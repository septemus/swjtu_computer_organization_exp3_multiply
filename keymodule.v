==> flow/design.v <==
module keymodule(
	input clk,
	input [3:0] KEY_R,
	input clr,
	output reg[3:0] KEY_C = 4'b0111,
	output reg[15:0] out= 16'hxxxx
);
	reg [1:0] cnt = 2'b0;
	reg[4:0] num=5'd16;
	reg[31:0] count_num=32'b1;
always  @(posedge clk,posedge clr)
begin
		if(clr)
		begin
			cnt<=2'b0;
			out<=16'hxxxx;
		end
		else
		begin
			cnt = cnt + 1'b1;
			case (cnt)
				2'b00:	KEY_C <= 4'b1110;
				2'b01:	KEY_C <= 4'b1101;
				2'b10:	KEY_C <= 4'b1011;
				2'b11:	KEY_C <= 4'b0111;         
			endcase
			if(KEY_R==4'b1111)
			begin
				num=5'd16;
			end
			else 
			begin 
				  case ({KEY_C, KEY_R})
					 8'b1011_1110: num = 5'd0;
					 8'b0111_0111: num = 5'd1;
					 8'b1011_0111: num = 5'd2;
					 8'b1101_0111: num = 5'd3;
					 8'b0111_1011: num = 5'd4;
					 8'b1011_1011: num = 5'd5;
					 8'b1101_1011: num = 5'd6;
					 8'b0111_1101: num = 5'd7;  
					 8'b1011_1101: num = 5'd8;
					 8'b1101_1101: num = 5'd9;
					 8'b1110_0111: num = 5'd10;
					 8'b1110_1011: num = 5'd11;  
					 8'b1110_1101: num = 5'd12;
					 8'b1110_1110: num = 5'd13;
					 8'b0111_1110: num = 5'd14;
					 8'b1101_1110: num = 5'd15;  
				  endcase
			end
			begin
				if(num == 5'b1_0000)
					begin
						if(count_num == 32'b0)begin
							count_num = 32'd100001;end
						count_num = count_num + 1'b1;
					end
				else if(count_num > 32'd100000)
					begin
						count_num = 32'b1;
						begin
						out=out<<4;
						out[3:0] = num[3:0];
						end
					end
			end
			end
end
endmodule   
# --- Reports on keymodule ---
# Tool output for the design above, in the order of the flow.
# Line numbers count from 1 in the design file above.
# Cell names lack the library's common part.
inputs:
  top_module: "keymodule"
  clock_port: "clk"
  lib: "sky130hd"
  pvt_corner: "tt_025C_1v80"

# --- Word-level counts ---
# Source: Yosys, flattened and elaborated, memories not mapped. Widths are those after wreduce. Registers that Yosys merges into a memory's read port (data or address) are not register bits. Print and check cells do not count. Equal cells are merged and count once.
classes:
  n_cmp: 1
  addsub: 2
  n_mux: 7
  n_eq: 21
  logic: 2
  reduce_logical: 5
ops:
  columns: ["cell", "n"]
  rows:
  - ["two-way mux 32 bit", 4]
  - ["equality test 8 bit (second input constant)", 12]
  - ["case mux 5 bit (select 16 bit)", 1]
  - ["adder 32 x 1 -> 32 bit (second input constant)", 1]
  - ["> comparator 32 x 17 -> 1 bit (second input constant)", 1]
  - ["zero test 32 bit", 1]
  - ["equality test 8 x 7 -> 1 bit (second input constant)", 4]
  - ["case mux 4 bit (select 4 bit)", 1]
  - ["equality test 5 bit (second input constant)", 1]
  - ["two-way mux 5 bit", 1]
  - ["equality test 2 bit (second input constant)", 2]
  - ["AND reduction 2 bit", 2]
  - ["equality test 4 bit (second input constant)", 1]
  - ["NOT 1 bit", 2]
  - ["adder 2 x 1 -> 2 bit (second input constant)", 1]
  - ["equality test 2 x 1 -> 1 bit (second input constant)", 1]
  - ["zero test 2 bit", 1]
  - ["nonzero test 2 bit", 1]
bits:
  ff_bits: 59
  out_inout_bits: 20
  input_bits: 6
  wordCells: 43

# --- Logic depth ---
# Longest topological path by Yosys (ltp), each cell counted once; first at word level (registers and memories cut), then after technology mapping (sequential cells cut; the memories' decode and read muxes count).
depth:
  depth_word: 7
  abc_area: 0
  depth_mapped: 13
  depth_no_buf: 12

# --- Netlist ---
# The flow's flattened synthesis, as Yosys stat reports it; memories are mapped. The netlist is that of the ABC_AREA named above (0 if unset); the other value can give another one.
types:
  columns: ["cell", "n", "area_total_um2"]
  rows:
  - ["edfxtp_1", 41, 1.23E+03]
  - ["dfrtp_1", 18, 450.432]
  - ["xor2_1", 22, 192.685]
  - ["nor2_1", 42, 157.651]
  - ["xnor2_1", 13, 113.859]
  - ["mux2_4", 7, 105.101]
  - ["nand3_1", 14, 70.067]
  - ["mux2_2", 6, 67.565]
  - ["ha_1", 5, 62.56]
  - ["buf_6", 5, 56.304]
  - ["nand4_1", 9, 56.304]
  - ["nand4b_1", 6, 52.55]
  - ["and2_1", 8, 50.048]
  - ["and3_1", 8, 50.048]
  - ["nand2_1", 11, 41.29]
  - ["inv_1", 10, 37.536]
  - ["nor4_1", 6, 37.536]
  - ["nor3_1", 7, 35.034]
# Not listed: further types 34, cells in them 53.
synth_totals:
  buf_cells: 16
  yosys_area_um2: 3285.7
  cells: 291
  sequential_area_um2: 1681.6
  ff_cells: 59

# --- Timing after synthesis ---
# Source: OpenSTA report_checks on the synthesized netlist (no wires, ideal clock, input and output delay 20% of the period each), path of least setup slack; recovery checks are left aside. Register names are those of the netlist, which keeps one name where synthesis merged equal registers.
synth_timing:
  kind: "input port to flip-flop"
  from: "in KEY_R[2]"
  to: "reg count_num[0]"
  in_delay_ns: 1.068
  t_arrival_ns: 4.415
  launch_ns: 1.068
  delay_ns: 3.779
  required_time_ns: 4.908
  driving_pins: 9
  setup_slack_ns: 0.493
  setup_ns: 0.432
  tclk_ns: 5.34
  n_path_buf: 2
  period_less_setup_slack_ns: 4.847
# "delay_ns" is the arrival time less input delay plus setup time.
# "driving_pins": output pins that drive a net of the path, with the launching flip-flop's if there is one; two outputs of one cell count as two.
# "period_less_setup_slack_ns" = period - worst setup slack (recovery checks aside). The figure is calculated, with input and output delays left at 20% of the set period.
# The rows between start and end are the longest chain of elaborated cells between them; the timing report does not say that the signal goes this way. Where chains are equally long, one stands for them.
# A line is the first line of the expression or statement that the cell stems from. Yosys adds cells for indexed reads and writes and turns some case tables into memories.
# A register here has more assigning lines than the two given.
# Only ways into the end's enable, where the timed path ends, are counted here.
synth_between:
  path_cell_list: "buf_2 and4b_1 and4_4 nor2_1 nor4b_2 nand4_2 a211o_2 clkbuf_1 a21oi_1"
  elab_chain_len: 6
  cone_cells: 22
  cone_lines: 3
  classes_between: "18 x eq/ne; 2 x mux; 2 x reduce/logical"
synth_lines:
  columns: ["element", "line_no", "text"]
  rows:
  - ["start: declaration", 3, "input [3:0] KEY_R,"]
  - ["equality test 8 bit", 33, "case ({KEY_C, KEY_R})"]
  - ["case mux 5 bit (select 16 bit)", 33, null]
  - ["two-way mux 5 bit", 27, "if(KEY_R==4'b1111)"]
  - ["equality test 5 bit", 53, "if(num == 5'b1_0000)"]
  - ["nonzero test 2 bit", null, null]
  - ["AND reduction 2 bit", null, null]
  - ["end: assignment", 56, "count_num = 32'd100001;end"]
  - ["end: assignment", 57, "count_num = count_num + 1'b1;"]
  - ["end: declaration", 10, "reg[31:0] count_num=32'b1;"]

# --- Timing after layout ---
# Path of least setup slack in the final report of run 1 (OpenROAD, finished layout, wires in). Where an end is a register, its clock arrival counts in the times.
layout_timing:
  kind: "flip-flop to flip-flop"
  from: "reg count_num[29]"
  to: "reg count_num[28]"
  driving_pins: 14
  n_path_buf: 1
  required_time_ns: 3.86
  setup_slack_ns: 0.83
  launch_ns: 0.33
  setup_ns: 0.26
  t_arrival_ns: 3.03
  tclk_ns: 3.79
# The rows between start and end are the longest chain of elaborated cells between them; the timing report does not say that the signal goes this way. Where chains are equally long, one stands for them.
# A register here has more assigning lines than the two given.
# Ways into the end's enable are left out, as the timed path ends at the data pin.
layout_between:
  path_cell_list: "edfxtp_1 nor3_1 nand4_1 nor3_4 or2_4 ha_4 and2_4 nand3_4 nor3_4 and2_4 buf_8 nand4_1 xor2_1 nor2_1"
  elab_chain_len: 5
  cone_cells: 7
  cone_lines: 4
  classes_between: "1 x add/sub; 1 x compare; 4 x mux; 1 x reduce/logical"
layout_lines:
  columns: ["element", "line_no", "text"]
  rows:
  - ["start: declaration", 10, "reg[31:0] count_num=32'b1;"]
  - ["start: assignment", 56, "count_num = 32'd100001;end"]
  - ["start: assignment", 57, "count_num = count_num + 1'b1;"]
  - ["zero test 32 bit", 55, "if(count_num == 32'b0)begin"]
  - ["two-way mux 32 bit", 55, null]
  - ["two-way mux 32 bit", 53, "if(num == 5'b1_0000)"]
  - ["adder 32 x 1 -> 32 bit", 57, null]
  - ["two-way mux 32 bit", 53, null]
  - ["end: assignment", 56, null]
  - ["end: assignment", 57, null]
  - ["end: declaration", 10, null]

# Settings and measured results of 2 stored flow runs for module keymodule (sky130hd), not sorted in any way. The constraints put input and output delay at 20% of the set period each and load the outputs with 0.01 pF.
# "achieved_period_ns" is the run's clock period less its worst setup slack. It is reckoned from that one timing run; input and output delays stay at 20% of the period that was set.
# "worstPathTime_ns" is the time allowed to the run's worst setup path (the clock period less input and output delay, where it has them) less its slack. Clock arrival times count: a late capture clock shortens it, a late launch clock lengthens it.
runs:
  - name: "run 1"
    settings:
      period_ns: 3.79
      CORE_UTILIZATION: 26
      SETUP_SLACK_MARGIN: 1.02
      PLACE_DENSITY: 0.62
      CELL_PAD_IN_SITES_GLOBAL_PLACEMENT: 3
      TNS_END_PERCENT: 55
      GPL_TIMING_DRIVEN: 0
      MIN_ROUTING_LAYER: "met2"
      CAP_MARGIN: 20
      CORE_MARGIN: 2
      SLEW_MARGIN: 20
    results:
      worstPathTime_ns: 2.96
      path_kind: "flip-flop to flip-flop"
      post_synth_area_um2: 3285.7
      die_area_um2: 13552.5
      stdcell_area_um2: 4708.3
      setup_tns_ns: 0.000
      achieved_period_ns: 2.961
      util_frac: 0.378
      timing.setup.ws_ns: 0.829
  - name: "run 2"
    settings:
      period_ns: 6.16
      CORE_UTILIZATION: 68
      SETUP_SLACK_MARGIN: 0.96
      PLACE_DENSITY_LB_ADDON: 0.12
      HOLD_SLACK_MARGIN: 0.2
      ABC_AREA: 1
      SLEW_MARGIN: 40
      MIN_ROUTING_LAYER: "met1"
      MAX_ROUTING_LAYER: "met4"
      CAP_MARGIN: 20
      CORE_MARGIN: 2
    results:
      stdcell_area_um2: 4112.7
      achieved_period_ns: 3.796
      die_area_um2: 5912.8
      util_frac: 0.805
      post_synth_area_um2: 3613.5
      timing.setup.ws_ns: 2.364
      worstPathTime_ns: 3.80
      path_kind: "flip-flop to flip-flop"
      setup_tns_ns: 0.000
