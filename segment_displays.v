==> flow/design.v <==
module segment_displays(clk,N,seg,sel);
	input clk;
	input [31:0] N;
	output reg [7:0] seg;
	output reg [2:0] sel;
	reg [3:0]num;
	always@(posedge clk)
	begin
		sel<=sel+1;
		case(sel)
			3'b110:num<=N[3:0];
			3'b101:num<=N[7:4];
			3'b100:num<=N[11:8];
			3'b011:num<=N[15:12];
			3'b010:num<=N[19:16];
			3'b001:num<=N[23:20];
			3'b000:num<=N[27:24];
			3'b111:num<=N[31:28];
		endcase
	end
	always@(num)
	begin
		case(num)
			4'b0000:seg<=8'b00111111;	 
			4'b0001:seg<=8'b00000110;	 
			4'b0010:seg<=8'b01011011;	 
			4'b0011:seg<=8'b01001111;	 
			4'b0100:seg<=8'b01100110;	 
			4'b0101:seg<=8'b01101101;	 
			4'b0110:seg<=8'b01111101;	 
			4'b0111:seg<=8'b00000111;	 
			4'b1000:seg<=8'b01111111;	 
			4'b1001:seg<=8'b01101111;	 
			4'b1010:seg<=8'b01110111;	 
			4'b1011:seg<=8'b01111100;	 
			4'b1100:seg<=8'b00111001;	 
			4'b1101:seg<=8'b01011110;	 
			4'b1110:seg<=8'b01111001;	 
			4'b1111:seg<=8'b01110001;	 
			default:seg<=8'b00000000;	 
		endcase
	end
endmodule
======== Tool chain data of segment_displays ========
The steps from the RTL of segment_displays to its reports follow in flow order.
Line numbers count from 1 in the design file above.
Operators: Yosys type, input widths -> output width; for muxes data width and select width s.
Cell names lack the library's common part.
The mark n/a stands for no value.
inputs
  top module .............................. segment_displays
  clock port .............................. clk
  library ................................. sky130hd
  timing corner ........................... tt_025C_1v80

======== After elaboration ========
Source: Yosys, flattened and elaborated, memories not mapped. Widths are those after wreduce; folded enables and synchronous resets count as part of the registers. Registers that Yosys merges into a memory's read port (data or address) are not register bits. Print and check cells do not count. Equal cells are merged and count once.
Yosys's memory passes give these memory sizes; they may raise the number of words (mostly to a power of two), join words into wider ones and drop unused or constant bits.
storage and ports
  bits in registers ....................... 3
  bits in read-only memories .............. 112
  clocked read ports x word width ......... 7
  memories kept ........................... 1
  bits of input ports ..................... 33
  output and inout port bits .............. 11
  word-level cells ........................ 12
memory list
  memory            words  width  read ports  wr ports  RTL line  RTL
  (name not given)  16     7      1           0         23        case(num)
operators by class
  add/subtract/negate cells ............... 1
  equality and inequality tests ........... 7
  muxes and demuxes ....................... 1
  reductions and logical operators ........ 1
operators by type and width
  cell                 count
  $pmux 4 s8           1
  $eq 3x3->1 const B   4
  $eq 3x2->1 const B   2
  $add 3x1->3 const B  1
  $eq 3x1->1 const B   1
  $logic_not 3->1      1

======== Longest topological paths ========
Depth = most cells in a row (Yosys ltp): at word level without a register or memory, in the mapped netlist without a sequential cell, where the memories' decode and read muxes count.
logic depth
  depth after elaboration ................. 2
  ABC_AREA ................................ 0
  mapped depth ............................ 11
  mapped depth without buffers ............ 10

======== Synthesis result ========
Source: synth_stat.txt of the flow (Yosys; design flattened, memories mapped). It holds for the ABC_AREA given above (unset counts as 0); a run with the other value may have another netlist.
Totals and module areas in this step are rounded.
cell types
  cell       count  area in all (µm²)
  dfxtp_1    10     200.192
  ha_1       13     162.656
  mux2_2     6      67.565
  a22oi_1    6      45.043
  mux2i_1    4      40.038
  inv_1      9      33.782
  a221oi_2   2      30.029
  mux2_1     2      22.522
  a31oi_4    1      21.27
  nor3_1     4      20.019
  o211a_1    2      20.019
  a22o_1     2      17.517
  a2bb2oi_1  2      17.517
  and2b_1    2      15.014
  buf_4      2      15.014
  nand2_1    4      15.014
  a31oi_2    1      12.512
  buf_6      1      11.261
Other cell types: 15; their cells: 16.
synthesis totals
  cell count .............................. 89
  synthesis area .......................... 875 µm²
  sequential area ......................... 200 µm²
  flip-flop cells ......................... 10
  buffers ................................. 4

======== Timing after synthesis ========
OpenSTA on the mapped netlist: ideal clock, no wires. The path of least setup slack (recovery checks aside). Input and output delay are each 20% of the period. Register names are those of the netlist, which keeps one name where synthesis merged equal registers.
timing path post-synthesis
  path type ............................... register to register
  start ................................... reg sel[0]
  end ..................................... reg (no name shown)
  clock period ............................ 2.62 ns
  setup time .............................. 0.079 ns
  launch time at the first pin ............ 0.000 ns
  data arrival time ....................... 2.489 ns
  data required time ...................... 2.541 ns
  slack ................................... 0.052 ns
  delay of the path ....................... 2.568 ns
  stages .................................. 10
  path buffers ............................ 0
  synthesis period reached ................ 2.568 ns
"delay of the path" is the arrival time less input delay plus setup time.
"stages" counts driving pins, that of a launching flip-flop among them; a cell with two outputs on the path counts twice.
"synthesis period reached" = period - worst setup slack (recovery checks aside). The figure is calculated, with input and output delays left at 20% of the set period.
The rows between start and end are the longest chain of elaborated cells between them; the timing report does not say that the signal goes this way. Where chains are equally long, one stands for them.
A line is the first line of the expression or statement that the cell stems from. Yosys adds cells for indexed reads and writes and turns some case tables into memories.
between the ends, post-synthesis
  cell sequence ........................... dfxtp_1 -> inv_1 -> ha_1 -> or3_4 -> or2_4 -> a31oi_1 -> inv_1 -> ha_1 -> mux2_2 -> a22oi_1
  length of the longest elaborated chain .. 2
  elaborated cells on any way between the ends .. 9
  RTL lines with such cells ............... 1
  classes of those cells .................. 7 x eq/ne; 1 x mux; 1 x reduce/logical
ends and longest elaborated chain, post-synthesis
  element        RTL line  RTL
  from (decl)    5         output reg [2:0] sel;
  from (assign)  9         sel<=sel+1;
  $eq 3x3->1     10        case(sel)
  $pmux 4 s8     10

======== Worst path after layout ========
Path of least setup slack in the final report of flow run A (OpenROAD, finished layout, wires in). Where an end is a register, its clock arrival counts in the times.
timing path after layout
  path type ............................... input to register
  start ................................... in N[16]
  end ..................................... reg (no name shown)
  clock period ............................ 4.78 ns
  external input delay .................... 0.96 ns
  setup time .............................. 0.07 ns
  launch time at the first pin ............ 0.96 ns
  data arrival time ....................... 3.27 ns
  data required time ...................... 4.94 ns
  slack ................................... 1.67 ns
  stages .................................. 8
  path buffers ............................ 1
The rows between start and end are the longest chain of elaborated cells between them; the timing report does not say that the signal goes this way. Where chains are equally long, one stands for them.
between the ends, after layout
  cell sequence ........................... clkdlybuf4s50_1 -> a22oi_1 -> o211a_1 -> a31oi_1 -> inv_1 -> ha_1 -> mux2_1 -> mux2i_1
  length of the longest elaborated chain .. 1
  elaborated cells on any way between the ends .. 1
  RTL lines with such cells ............... 1
  classes of those cells .................. 1 x mux
ends and longest elaborated chain, after layout
  element      RTL line  RTL
  from (decl)  3         input [31:0] N;
  $pmux 4 s8   10        case(sel)

Appendix: measured runs

2 stored runs of segment_displays in the flow (synthesis by Yosys, layout by OpenROAD, sky130hd cells), in arbitrary order. Constraints: input delay and output delay 20% of the set period each, output load 0.01 pF.
"time used up by the worst setup path" is the time allowed to the run's worst setup path (the clock period less input and output delay, where it has them) less its slack. Clock arrival times count: a late capture clock shortens it, a late launch clock lengthens it.
"total power after layout": no workload was simulated; the value follows from the tool's default switching activity.
Values from the reports are rounded here.

---- flow run A ----
settings
  period_ns = 4.78
  CORE_UTILIZATION = 22
  HOLD_SLACK_MARGIN = -0.09
  TNS_END_PERCENT = 95
  ABC_AREA = 0
  GPL_TIMING_DRIVEN = 0
  GPL_ROUTABILITY_DRIVEN = 0
  CTS_CLUSTER_SIZE = 85
  CTS_CLUSTER_DIAMETER = 135
  MAX_ROUTING_LAYER = met4
  CAP_MARGIN = 20
  CORE_MARGIN = 2
  SLEW_MARGIN = 20
results
  total power after layout ................ 0.000249 W
  total negative slack on setup checks .... 0.000 ns
  time used up by the worst setup path .... 2.15 ns
  worst setup path kind ................... input to register
  die footprint ........................... 4500 µm²
  final design utilization ................ 37.3 %
  setup slack of the critical path ........ 1.67 ns
  post-synthesis cell area ................ 875 µm²

---- flow run B ----
settings
  period_ns = 1.96
  CAP_MARGIN = 20
  CORE_MARGIN = 2
  CORE_UTILIZATION = 40
  SLEW_MARGIN = 20
results
  total power after layout ................ 0.00059 W
  total negative slack on setup checks .... -2.26 ns
  time used up by the worst setup path .... 2.31 ns
  worst setup path kind ................... register to register
  die footprint ........................... 2580 µm²
  final design utilization ................ 87.4 %
  setup slack of the critical path ........ -0.351 ns
  post-synthesis cell area ................ 875 µm²
